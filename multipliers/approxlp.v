==> flow/design.v <==
module approxlp(input  wire clk,
			  input  wire[32-1:0] a1,
              input  wire[32-1:0] b1,
              input  wire[1:0] t1,
              output reg[32-1:0] y);
reg [32-1:0] a,b;
wire [32-1:0]y1;
reg normalized;
reg [24:0] product;
reg s;
reg G;
reg R;
reg S;
reg [1:0]t;
reg [24-2:0] m;
reg [8-1:0] e;
reg [24-2+1:0] sum;
reg [24-2:0]diff1,diff2;
always @(posedge clk) 
    begin
        a = {a1};
        b = {b1};
        y = y1; 
        t=t1;
    end
always @(*) 
    begin
    sum = a[22:0]+b[22:0];
    diff1 = a[22:0]-b[22:0];
    diff2 = b[22:0]-a[22:0];
    if (a[22:0]>=b[22:0])
    begin
    product={1'b0,a[22:0]}+{b[22:0],1'b0}+{1'b1,23'b0};
        if(t==2'b10||t==2'b11)
        begin
          if (sum[23]==1) begin
          product=product+a[22:1]-{1'b1,22'b0};
          if(t==2'b11)
            begin
            if (sum[23:22]==2'b11) begin
               product=product+a[22:2]-{1'b1,21'b0}; 
            end 
            else if(diff1[22]==1'b1)begin
               product=product-a[22:2]+{1'b1,21'b0};  
            end
            else begin
               product=product-b[22:2]+{1'b1,20'b0}; 
            end   
            end
          end else begin
          product=product-b[21:0];
          if(t==2'b11)
            begin
            if (diff1[22]==1'b1) begin
               product=product+b[22:2]; 
            end 
            else if(sum[23:22]==2'b00)begin
               product=product-b[22:2];  
            end
            else begin
               product=product+a[22:2]-{1'b1,20'b0}; 
            end   
            end  
          end
        end
    end 
    else begin
    product={1'b0,b[22:0]}+{a[22:0],1'b0}+{1'b1,23'b0};
        if(t==2'b10||t==2'b11)
        begin
          if (sum[23]==1) begin
          product=product+b[22:1]-{1'b1,22'b0};
          if(t==2'b11)
            begin
            if (diff2[22]==1'b1) begin
               product=product-b[22:2]+{1'b1,21'b0}; 
            end 
            else if(diff1[22]==1'b1)begin
               product=product+b[22:2]-{1'b1,21'b0};  
            end
            else begin
               product=product-a[22:2]+{1'b1,20'b0}; 
            end   
            end
          end else begin
          product=product-a[21:0];
          if(t==2'b11)
            begin
            if (diff2[22]==1'b1) begin
               product=product+a[22:2]; 
            end 
            else if(sum[23:22]==2'b00)begin
               product=product-a[22:2];  
            end
            else begin
               product=product+b[22:2]-{1'b1,20'b0}; 
            end   
            end  
          end
        end   
    end
    S = |product[21:0]; 
    normalized = product[24:23];
    if(normalized==2'b01) product = product << 1;
    else if(normalized==2'b10||normalized==2'b11) product=product<<2; 
    else product = product;
    m = product[22:0];
    s = a[31] ^ b[31];
    e = a[30:23] + b[30:23] - 127 + normalized;
    end
assign y1 = {s, e, m};
endmodule
## Reports on approxlp

Tool output for the design above, in the order of the flow.
Lines are those of the file above, counted from 1.
The mark n/a stands for no value.

| inputs | value |
|---|---|
| top module | approxlp |
| clock | clk |
| cell library | sky130hd |
| library corner | tt_025C_1v80 |

## Elaborated design

Counts by Yosys on the flattened word-level netlist (proc, flatten, opt, wreduce; memories kept). Register bits leave out memories and registers merged into their read ports (data or address). Print and check cells are left out. Cells with the same type and inputs are merged into one.

| cells by class | value |
|---|---|
| eq/ne operators | 3 |
| add/subtract/negate cells | 36 |
| reductions and logical operators | 2 |
| bitwise logic cells | 1 |
| magnitude comparators | 1 |
| mux-type cells | 18 |

Operators by type and width:

| cell | count |
|---|---|
| 2-to-1 mux 24 bit | 17 |
| adder 24 x 21 -> 24 bit | 6 |
| subtractor 24 x 21 -> 24 bit | 6 |
| adder 23 x 24 -> 24 bit | 2 |
| adder 24 x 21 -> 24 bit with constant B | 2 |
| subtractor 24 x 21 -> 24 bit with constant B | 2 |
| adder 24 x 22 -> 24 bit | 2 |
| subtractor 24 x 22 -> 24 bit | 2 |
| adder 24 x 22 -> 24 bit with constant B | 2 |
| subtractor 24 x 22 -> 24 bit with constant B | 2 |
| subtractor 24 x 23 -> 24 bit with constant B | 2 |
| adder 24 bit with constant B | 2 |
| subtractor 23 bit | 2 |
| adder 23 x 23 -> 24 bit | 1 |
| >= comparator 23 bit | 1 |
| 2-to-1 mux 23 bit | 1 |
| adder 8 x 1 -> 8 bit | 1 |
| subtractor 8 x 7 -> 8 bit with constant B | 1 |
| adder 8 bit | 1 |
| == test 2 bit with constant B | 3 |
| zero test 2 bit | 1 |
| bitwise XOR 1 bit | 1 |
| logical OR 1 bit | 1 |

| word-level totals | value |
|---|---|
| cells after elaboration | 66 |
| input port bits | 67 |
| bits in registers | 98 |
| output and inout bits | 32 |

## Logic depth

Longest topological path by Yosys (ltp), each cell counted once; first at word level (registers and memories cut), then after technology mapping (sequential cells cut; the memories' decode and read muxes count).

| logic depth | value |
|---|---|
| depth after elaboration | 13 |
| ABC_AREA | 0 |
| gate-level depth with buffers | 46 |
| gate-level depth less buffers | 45 |

## Synthesis result

The flow's flattened synthesis, as Yosys stat reports it; memories are mapped. The netlist is that of the ABC_AREA named above (0 if unset); the other value can give another one.

| synthesis totals | value |
|---|---|
| area of sequential cells | 1961.9 µm² |
| cells in the netlist | 3620 |
| mapped area | 27437.6 µm² |
| mapped flip-flops | 98 |

Cells by type:

| cell type | count | total area (µm²) |
|---|---|---|
| sky130_fd_sc_hd__ha_1 | 592 | 7.41E+03 |
| sky130_fd_sc_hd__a21oi_1 | 392 | 1.96E+03 |
| sky130_fd_sc_hd__dfxtp_1 | 98 | 1.96E+03 |
| sky130_fd_sc_hd__xnor2_1 | 196 | 1.72E+03 |
| sky130_fd_sc_hd__nor2_1 | 321 | 1.2E+03 |
| sky130_fd_sc_hd__o21ai_0 | 209 | 1.05E+03 |
| sky130_fd_sc_hd__a21o_1 | 111 | 833.299 |
| sky130_fd_sc_hd__nand2_1 | 215 | 807.024 |
| sky130_fd_sc_hd__inv_1 | 196 | 735.706 |
| sky130_fd_sc_hd__xor2_1 | 84 | 735.706 |
| sky130_fd_sc_hd__a211oi_1 | 93 | 698.17 |
| sky130_fd_sc_hd__o21bai_1 | 76 | 570.547 |
| sky130_fd_sc_hd__nor3_1 | 88 | 440.422 |
| sky130_fd_sc_hd__o21a_1 | 55 | 412.896 |
| sky130_fd_sc_hd__fa_1 | 19 | 380.365 |
| sky130_fd_sc_hd__o211ai_1 | 50 | 375.36 |
| sky130_fd_sc_hd__nand3_1 | 71 | 355.341 |
| sky130_fd_sc_hd__mux2i_1 | 34 | 340.326 |

Other cell types: 78; their cells: 720.

## Timing after synthesis

OpenSTA on the mapped netlist: ideal clock, no wires. The path of least setup slack (recovery checks aside). Input and output delay are each 20% of the period. Register names are those of the netlist, which keeps one name where synthesis merged equal registers.

| timing post-synthesis | value |
|---|---|
| kind | register to register |
| start | reg b[1] |
| end | reg y[29] |
| buffers on the path | 1 |
| period | 9050 ps |
| driving pins on the path | 42 |
| library setup time | 72 ps |
| arrival | 8533 ps |
| setup slack | 444 ps |
| path delay | 8605 ps |
| synthesis period reached | 8606 ps |

"path delay" = arrival - input delay + setup time.
"driving pins on the path" counts driving pins, that of a launching flip-flop among them; a cell with two outputs on the path counts twice.
"synthesis period reached" = period - worst setup slack (recovery checks aside). The figure is calculated, with input and output delays left at 20% of the set period.
Between the ends stands the longest chain of elaborated cells between them, by number of cells; it is not shown to be the way that was timed. Of several equally long chains one is given.
Each line given opens the expression or statement behind the cell; cells for indexed reads and writes are added by Yosys, which also makes memories of some case tables.

| on the way, post-synthesis | value |
|---|---|
| path through | sky130_fd_sc_hd__dfxtp_1 sky130_fd_sc_hd__ha_1 sky130_fd_sc_hd__fa_1 sky130_fd_sc_hd__a21o_1 sky130_fd_sc_hd__a21oi_1 sky130_fd_sc_hd__nor2b_1 sky130_fd_sc_hd__o22a_1 sky130_fd_sc_hd__a21oi_1 sky130_fd_sc_hd__xnor2_1 sky130_fd_sc_hd__ha_1 sky130_fd_sc_hd__a21oi_1 sky130_fd_sc_hd__o21ai_0 sky130_fd_sc_hd__o21a_1 sky130_fd_sc_hd__o21ai_0 sky130_fd_sc_hd__nand2b_1 sky130_fd_sc_hd__a21o_1 sky130_fd_sc_hd__a21oi_1 sky130_fd_sc_hd__xnor2_1 [6 not listed] sky130_fd_sc_hd__o21ba_2 sky130_fd_sc_hd__a2111oi_0 sky130_fd_sc_hd__nor3_1 sky130_fd_sc_hd__mux2i_1 sky130_fd_sc_hd__o211a_1 sky130_fd_sc_hd__mux2_2 sky130_fd_sc_hd__nor3b_1 sky130_fd_sc_hd__nor4_4 sky130_fd_sc_hd__buf_6 sky130_fd_sc_hd__ha_1 sky130_fd_sc_hd__inv_1 sky130_fd_sc_hd__ha_1 sky130_fd_sc_hd__fa_1 sky130_fd_sc_hd__a21o_1 sky130_fd_sc_hd__a21oi_1 sky130_fd_sc_hd__o21bai_1 sky130_fd_sc_hd__a21oi_1 sky130_fd_sc_hd__xnor2_1 |
| cells in the longest elaborated chain | 13 |

Ends and longest elaborated chain, post-synthesis:

| element | line | RTL |
|---|---|---|
| start, declared | 6 | `reg [32-1:0] a,b;` |
| start, assigned | 22 | `b = {b1};` |
| adder 23 x 24 -> 24 bit | 68 |  |
| adder 24 bit | 68 |  |
| adder 24 x 22 -> 24 bit | 72 |  |
| subtractor 24 x 23 -> 24 bit | 72 |  |
| subtractor 24 x 21 -> 24 bit | 82 |  |
| adder 24 x 21 -> 24 bit | 82 |  |
| 2-to-1 mux 24 bit | 78 | `else if(diff1[22]==1'b1)begin` |
| 2-to-1 mux 24 bit | 75 | `if (diff2[22]==1'b1) begin` |
| 2-to-1 mux 24 bit | 73 | `if(t==2'b11)` |
| 2-to-1 mux 24 bit | 71 | `if (sum[23]==1) begin` |
| 2-to-1 mux 24 bit | 69 | `if(t==2'b10\|\|t==2'b11)` |
| 2-to-1 mux 24 bit | 31 | `if (a[22:0]>=b[22:0])` |
| adder 8 x 1 -> 8 bit | 109 | `e = a[30:23] + b[30:23] - 127 + normalized;` |
| end, assigned | 23 | `y = y1;` |
| end, declared | 5 | `output reg[32-1:0] y);` |

## Timing after layout

Path of least setup slack in the final report of entry A (OpenROAD, finished layout, wires in). Where an end is a register, its clock arrival counts in the times.
The report prints the path's times to 10 ps; the period is as set.

| timing post-layout | value |
|---|---|
| kind | register to register |
| start | reg b[7] |
| end | reg y[29] |
| arrival | 8450 ps |
| buffers on the path | 5 |
| setup slack | -2630 ps |
| period | 5490 ps |
| library setup time | 70 ps |
| driving pins on the path | 41 |

Between the ends stands the longest chain of elaborated cells between them, by number of cells; it is not shown to be the way that was timed. Of several equally long chains one is given.

| on the way, post-layout | value |
|---|---|
| path through | sky130_fd_sc_hd__dfxtp_1 sky130_fd_sc_hd__buf_4 sky130_fd_sc_hd__ha_1 sky130_fd_sc_hd__nand4_1 sky130_fd_sc_hd__nor3_1 sky130_fd_sc_hd__a211o_1 sky130_fd_sc_hd__o41ai_4 sky130_fd_sc_hd__buf_4 sky130_fd_sc_hd__o21ai_4 sky130_fd_sc_hd__buf_4 sky130_fd_sc_hd__a21oi_1 sky130_fd_sc_hd__buf_4 sky130_fd_sc_hd__o21bai_1 sky130_fd_sc_hd__a21oi_1 sky130_fd_sc_hd__xnor2_1 sky130_fd_sc_hd__ha_1 sky130_fd_sc_hd__nand4_1 sky130_fd_sc_hd__nor4_1 [5 not listed] sky130_fd_sc_hd__nor2_1 sky130_fd_sc_hd__a21oi_1 sky130_fd_sc_hd__o31ai_2 sky130_fd_sc_hd__o2111ai_1 sky130_fd_sc_hd__a21o_1 sky130_fd_sc_hd__nand3_2 sky130_fd_sc_hd__mux2i_2 sky130_fd_sc_hd__o31ai_2 sky130_fd_sc_hd__nor4_4 sky130_fd_sc_hd__ha_4 sky130_fd_sc_hd__inv_4 sky130_fd_sc_hd__buf_4 sky130_fd_sc_hd__fa_2 sky130_fd_sc_hd__a21o_1 sky130_fd_sc_hd__a21oi_2 sky130_fd_sc_hd__o21bai_1 sky130_fd_sc_hd__a21oi_2 sky130_fd_sc_hd__xnor2_1 |
| cells in the longest elaborated chain | 13 |

Ends and longest elaborated chain, post-layout:

| element | line | RTL |
|---|---|---|
| start, declared | 6 | `reg [32-1:0] a,b;` |
| start, assigned | 22 | `b = {b1};` |
| adder 23 x 24 -> 24 bit | 68 |  |
| adder 24 bit | 68 |  |
| adder 24 x 22 -> 24 bit | 72 |  |
| subtractor 24 x 23 -> 24 bit | 72 |  |
| subtractor 24 x 21 -> 24 bit | 82 |  |
| adder 24 x 21 -> 24 bit | 82 |  |
| 2-to-1 mux 24 bit | 78 | `else if(diff1[22]==1'b1)begin` |
| 2-to-1 mux 24 bit | 75 | `if (diff2[22]==1'b1) begin` |
| 2-to-1 mux 24 bit | 73 | `if(t==2'b11)` |
| 2-to-1 mux 24 bit | 71 | `if (sum[23]==1) begin` |
| 2-to-1 mux 24 bit | 69 | `if(t==2'b10\|\|t==2'b11)` |
| 2-to-1 mux 24 bit | 31 | `if (a[22:0]>=b[22:0])` |
| adder 8 x 1 -> 8 bit | 109 | `e = a[30:23] + b[30:23] - 127 + normalized;` |
| end, assigned | 23 | `y = y1;` |
| end, declared | 5 | `output reg[32-1:0] y);` |

Subject: flow runs of approxlp

Hi,

approxlp through Yosys and OpenROAD on sky130hd: 2 stored runs, unordered, with their settings and measured results. The constraints put input and output delay at 20% of the set period each and load the outputs with 0.01 pF.
"achieved clock period" = clock period - worst setup slack. The figure is calculated, with input and output delays left at 20% of the set period.
By "critical path time" is meant the share of the clock period that the worst setup path is allowed (20% is reserved at inputs, 20% at outputs), minus its slack. Clock arrival times at its registers enter into it.
"total power after layout" rests on the timing tool's default activity at the inputs, not on a simulated workload.
"critical path time" is known to 10 ps.
Settings: n/a = not set for that run.

| name | entry A | entry B |
|---|---|---|
| period_ns | 5.49 | 15.7 |
| CORE_UTILIZATION | 42 | 28 |
| PLACE_DENSITY_LB_ADDON | 0.07 | 0.08 |
| CELL_PAD_IN_SITES_GLOBAL_PLACEMENT | 0 | n/a |
| TNS_END_PERCENT | 85 | n/a |
| GPL_ROUTABILITY_DRIVEN | 0 | n/a |
| CTS_CLUSTER_SIZE | 52 | n/a |
| CTS_CLUSTER_DIAMETER | 245 | n/a |
| CAP_MARGIN | 5 | 20 |
| SLEW_MARGIN | 25 | 10 |
| CORE_MARGIN | 2 | 2 |
| CORE_ASPECT_RATIO | n/a | 1.87 |
| GPL_TIMING_DRIVEN | n/a | 1 |
| MIN_ROUTING_LAYER | n/a | met1 |
| MAX_ROUTING_LAYER | n/a | met4 |
| synthesized cell area (µm²) | 27437.6 | 27437.6 |
| die footprint (µm²) | 67387.0 | 100636.0 |
| standard-cell area of the final layout (µm²) | 40954.3 | 30680.7 |
| post-route utilization | 0.635 | 0.315 |
| setup slack of the worst path (ps) | -2630 | 5156 |
| sum of negative setup slack (ps) | -63819 | 0 |
| final worst hold slack (ps) | 430 | 426 |
| total power after layout (µW) | 22237 | 5837 |
| achieved clock period (ps) | 8120 | 10544 |
| critical path time (ps) | 8120 | 10540 |
| class of the worst setup path | register to register | register to register |

Regards
