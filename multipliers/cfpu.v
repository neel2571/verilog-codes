==> flow/design.v <==
module cfpu (input  wire clk,
			  input  wire[32-1:0] a1,
              input  wire[32-1:0] b1,
              output reg[32-1:0] y);
    reg [32-1:0] a,b,in1,in2;
    wire [32-1:0] result;
    reg [32-1:0] y1;
    reg [24-2:0] m;
    reg [8-1:0] e;
    reg s;
    always @(posedge clk) begin
        a = {a1};
        b = {b1};
        y = y1; 
    case(a[22:0])       
        22'b0:begin
           in1=a;
           in2=b; 
        end
        default:begin
           in1=b;
           in2=a;
        end
    endcase
    end
top_fp_mul_N32_M23_E8 m1(.clk(clk),.a1(a),.b1(b),.y(result)); 
always @(*)begin
    case (in1[22:0])
       23'b11111111111111111111111 : begin
       s = in1[31] ^ in2[31];   
       e = in1[30:23] + in2[30:23] - 127 + 1'b1;  
       m= in2[22:0];
       y1 = {s, e, m};
       end
       23'b00000000000000000000000 : begin
       s = in1[31] ^ in2[31]; 
       e = in1[30:23] + in2[30:23] - 127; 
       m= in2[22:0];
       y1 = {s, e, m};
       end
        default: begin
       y1=result;
        end
    endcase
end
endmodule
module top_fp_mul_N32_M23_E8(input  wire clk,
			  input  wire[32-1:0] a1,
              input  wire[32-1:0] b1,
              output reg[32-1:0] y);
    reg [24-2:0] m;
    reg [8-1:0] e;
    reg s;
    reg [24*2-1:0] product;
    reg G;
    reg R;
    reg S;
    reg normalized;
    reg [32-1:0] a,b;
    wire [32-1:0] y1;
	always @(posedge clk) begin
        a = {a1};
        b = {b1};
        y = y1; 
	end
	always @(*) begin
        product = {1'b1, a[22:0]} * {1'b1, b[22:0]};
        S = |product[21:0]; 
        normalized = product[2*23+1];
        if(!normalized) product = product << 1; 
        else product = product;
        s = a[31] ^ b[31];
        m = product[2*23:23+1] + (product[23] & (product[22] | S));
        e = a[30:23] + b[30:23] - 127 + normalized;
	end
	assign y1 = {s, e, m};
endmodule 
* Reports on cfpu *
What the tools print for cfpu, step after step.
Line numbers count from 1 in the design file above.
Operators carry their Yosys type and port widths (W data, S select, Z words).
Library cell names are shortened.
Not given: -

set-up
  top module = cfpu
  clock = clk
  standard-cell library = sky130hd
  library corner = tt_025C_1v80

* Elaborated design *
Source: Yosys, flattened and elaborated, memories not mapped. Widths are those after wreduce; folded enables and synchronous resets count as part of the registers. Registers that Yosys merges into a memory's read port (data or address) are not register bits. Print and check cells do not count. Equal cells are merged and count once.

storage and ports
  register bits = 256
  output and inout port bits = 32
  word-level cells = 28
  input port bits = 65

operators by class
  reduce/logical cells = 3
  $add $sub $neg = 7
  mux-type cells = 4
  eq/ne operators = 1
  $mul = 1
  bitwise gates (word level) = 4

operators with widths
  cell                    count
  $mul A24 B24 Y48        1
  $pmux W32 S2            1
  $mux W32                2
  $mux W47                1
  $logic_not A23 Y1       2
  $and A1 B23 Y23         1
  $add A23 B23 Y23        1
  $eq A23 B23 Y1 const B  1
  $reduce_or A22 Y1       1
  $sub A8 B7 Y8 const B   2
  $add A8 B8 Y8           2
  $add A8 B1 Y8           1
  $add A8 B1 Y8 const B   1
  $xor A1 B1 Y1           2
  $or A1 B1 Y1            1

* Logic depth *
Yosys ltp: most cells in a row. Word level: on the elaborated netlist, between registers, memories and ports. Mapped: between sequential cells and ports; inverters and the memories' decode and read muxes count.

depth
  word-level depth = 5
  ABC_AREA = 0
  mapped depth = 39
  mapped depth without buffers = 35

* Netlist *
Yosys stat after the flow's synthesis: flattened, memories mapped to cells. It holds for the ABC_AREA given above (unset counts as 0); a run with the other value may have another netlist.

cell types
  cell type  count  area in all (um^2)
  fa_1       484    9.69E+03
  dfxtp_1    256    5.12E+03
  ha_1       203    2.54E+03
  inv_1      584    2.19E+03
  and2_1     229    1.43E+03
  nand2_1    362    1.36E+03
  mux2_2     43     484.214
  xnor2_1    50     437.92
  clkbuf_1   102    382.867
  a21oi_1    68     340.326
  nor2_1     81     304.042
  a21o_1     38     285.274
  o21ai_0    52     260.25
  xor2_1     24     210.202
  nor2b_1    28     175.168
  nand4_1    22     137.632
  nor3_1     21     105.101
  o21bai_1   14     105.101

Other cell types: 71; their cells: 211.

mapped netlist
  flip-flop cells = 256
  area of sequential cells = 5124.9 um^2
  buffers = 122
  chip area (Yosys) = 27271.2 um^2
  cells in the netlist = 2872

By module: a second synthesis without flattening, with its own total; a netlist apart from the flattened one above.

second synthesis, totals
  cells (unflattened synthesis) = 2897
  area (unflattened synthesis) = 27571.4 um^2

Rows give one instance, submodules left out.

by module
  module                 instances  area (um^2)  seq. area (um^2)  cells
  top_fp_mul_N32_M23_E8  1          22733.1      1921.8            2536
  cfpu                   1          4838.4       3203.1            361

* Path before layout *
OpenSTA on the mapped netlist: ideal clock, no wires. The path of least setup slack (recovery checks aside). Input and output delay are each 20% of the period. Register names are those of the netlist, which keeps one name where synthesis merged equal registers.

path after synthesis
  kind = register to register
  from = register m1.a[19]
  to = register m1.y[22]
  time at the first pin = 0.000 ns
  clock period = 10.4 ns
  buffers on the path = 5
  data arrival time = 9.044 ns
  path delay = 9.164 ns
  setup time = 0.120 ns
  path slack = 1.236 ns
  data required time = 10.280 ns
  stages on the path = 38
  period reached after synthesis = 9.164 ns

"path delay" is the arrival time less input delay plus setup time.
"stages on the path": output pins that drive a net of the path, with the launching flip-flop's if there is one; two outputs of one cell count as two.
"period reached after synthesis" is the clock period less the worst setup slack; recovery checks do not enter. This is arithmetic on one report: input and output delays are still those of the set period (20% each).
The rows between start and end are the longest chain of elaborated cells between them; the timing report does not say that the signal goes this way. Where chains are equally long, one stands for them.
Each line given opens the expression or statement behind the cell; cells for indexed reads and writes are added by Yosys, which also makes memories of some case tables.

on the way, after synthesis
  cell sequence = dfxtp_1 clkbuf_1 nand2_1 fa_1 inv_1 fa_1 fa_1 inv_1 fa_1 inv_1 fa_1 fa_1 inv_1 fa_1 inv_1 ha_1 clkbuf_2 a21oi_1 [... 2 more ...] o211ai_2 a31o_1 xor2_2 buf_4 inv_1 clkbuf_1 clkbuf_1 nand2_1 o21ai_0 ha_1 ha_1 and4_1 and3_1 o221ai_4 or4_4 o41ai_2 o31ai_1 a211o_1
  cells in the longest elaborated chain = 5
  elaborated cells between the ends (all ways) = 6
  source lines of those cells = 4
  classes of those cells = 1 x add/sub; 1 x mul; 1 x mux; 2 x logic; 1 x reduce/logical

RTL lines, path after synthesis
  what              line  text
  start, declared   59    reg [32-1:0] a,b;
  start, assigned   62    a = {a1};
  $mul A24 B24 Y48  67
  $mux W47          70
  $or A1 B1 Y1      73
  $and A1 B23 Y23   73
  $add A23 B23 Y23  73
  end, assigned     64    y = y1;
  end, declared     50    output reg[32-1:0] y);

* Timing after layout *
From the final timing report of entry A: the path of least setup slack in the routed layout; clock arrival at registers is part of the times.

path post-layout
  kind = register to register
  from = register m1.b[12]
  to = register m1.y[22]
  clock period = 19.3 ns
  path slack = 8.02 ns
  data arrival time = 11.80 ns
  time at the first pin = 0.57 ns
  data required time = 19.82 ns
  stages on the path = 36
  setup time = 0.05 ns
  buffers on the path = 2

The rows between start and end are the longest chain of elaborated cells between them; the timing report does not say that the signal goes this way. Where chains are equally long, one stands for them.

on the way, post-layout
  cell sequence = dfxtp_1 inv_1 nor2_1 fa_1 inv_1 fa_1 inv_1 fa_1 fa_1 inv_1 fa_1 inv_1 fa_1 inv_1 fa_1 inv_1 ha_1 nand2_2 nor4_4 nand3_2 o211ai_2 a31o_1 xor2_2 buf_4 inv_1 buf_4 o21ai_0 ha_1 ha_1 and4_1 and3_1 o221ai_4 nor4_1 nand4b_1 a21oi_1 a211o_1
  cells in the longest elaborated chain = 5
  elaborated cells between the ends (all ways) = 6
  source lines of those cells = 4
  classes of those cells = 1 x add/sub; 1 x mul; 1 x mux; 2 x logic; 1 x reduce/logical

RTL lines, path post-layout
  what              line  text
  start, declared   59    reg [32-1:0] a,b;
  start, assigned   63    b = {b1};
  $mul A24 B24 Y48  67
  $mux W47          70
  $or A1 B1 Y1      73
  $and A1 B23 Y23   73
  $add A23 B23 Y23  73
  end, assigned     64    y = y1;
  end, declared     50    output reg[32-1:0] y);

Lab notebook: cfpu

Settings and measured results of 2 stored flow runs for module cfpu (sky130hd), not sorted in any way. The constraints put input and output delay at 20% of the set period each and load the outputs with 0.01 pF.
"reached clock period" = clock period - worst setup slack. The figure is calculated, with input and output delays left at 20% of the set period.
Settings: -- = not set for that run.

name                                           entry A  entry B
period_ns                                      19.3     10.4
CORE_UTILIZATION                               44       46
SETUP_SLACK_MARGIN                             2.03     -0.99
PLACE_DENSITY                                  0.74     --
CELL_PAD_IN_SITES_GLOBAL_PLACEMENT             0        --
CELL_PAD_IN_SITES_DETAIL_PLACEMENT             1        --
GPL_ROUTABILITY_DRIVEN                         0        --
SLEW_MARGIN                                    25       20
CAP_MARGIN                                     20       40
CORE_MARGIN                                    2        2
PLACE_DENSITY_LB_ADDON                         --       0.12
ABC_AREA                                       --       1
CTS_CLUSTER_SIZE                               --       47
CTS_CLUSTER_DIAMETER                           --       306
MIN_ROUTING_LAYER                              --       met1
MAX_ROUTING_LAYER                              --       met5
total negative slack (ns)                      0.000    0.000
synthesized cell area (um^2)                   27271.2  28940.3
full die area (um^2)                           63986.2  64935.8
final utilization (%)                          48.5     50.7
reached clock period (ns)                      11.280   8.579
smallest setup slack (ns)                      8.020    1.821
standard-cell area of the final layout (um^2)  29843.6  31401.4
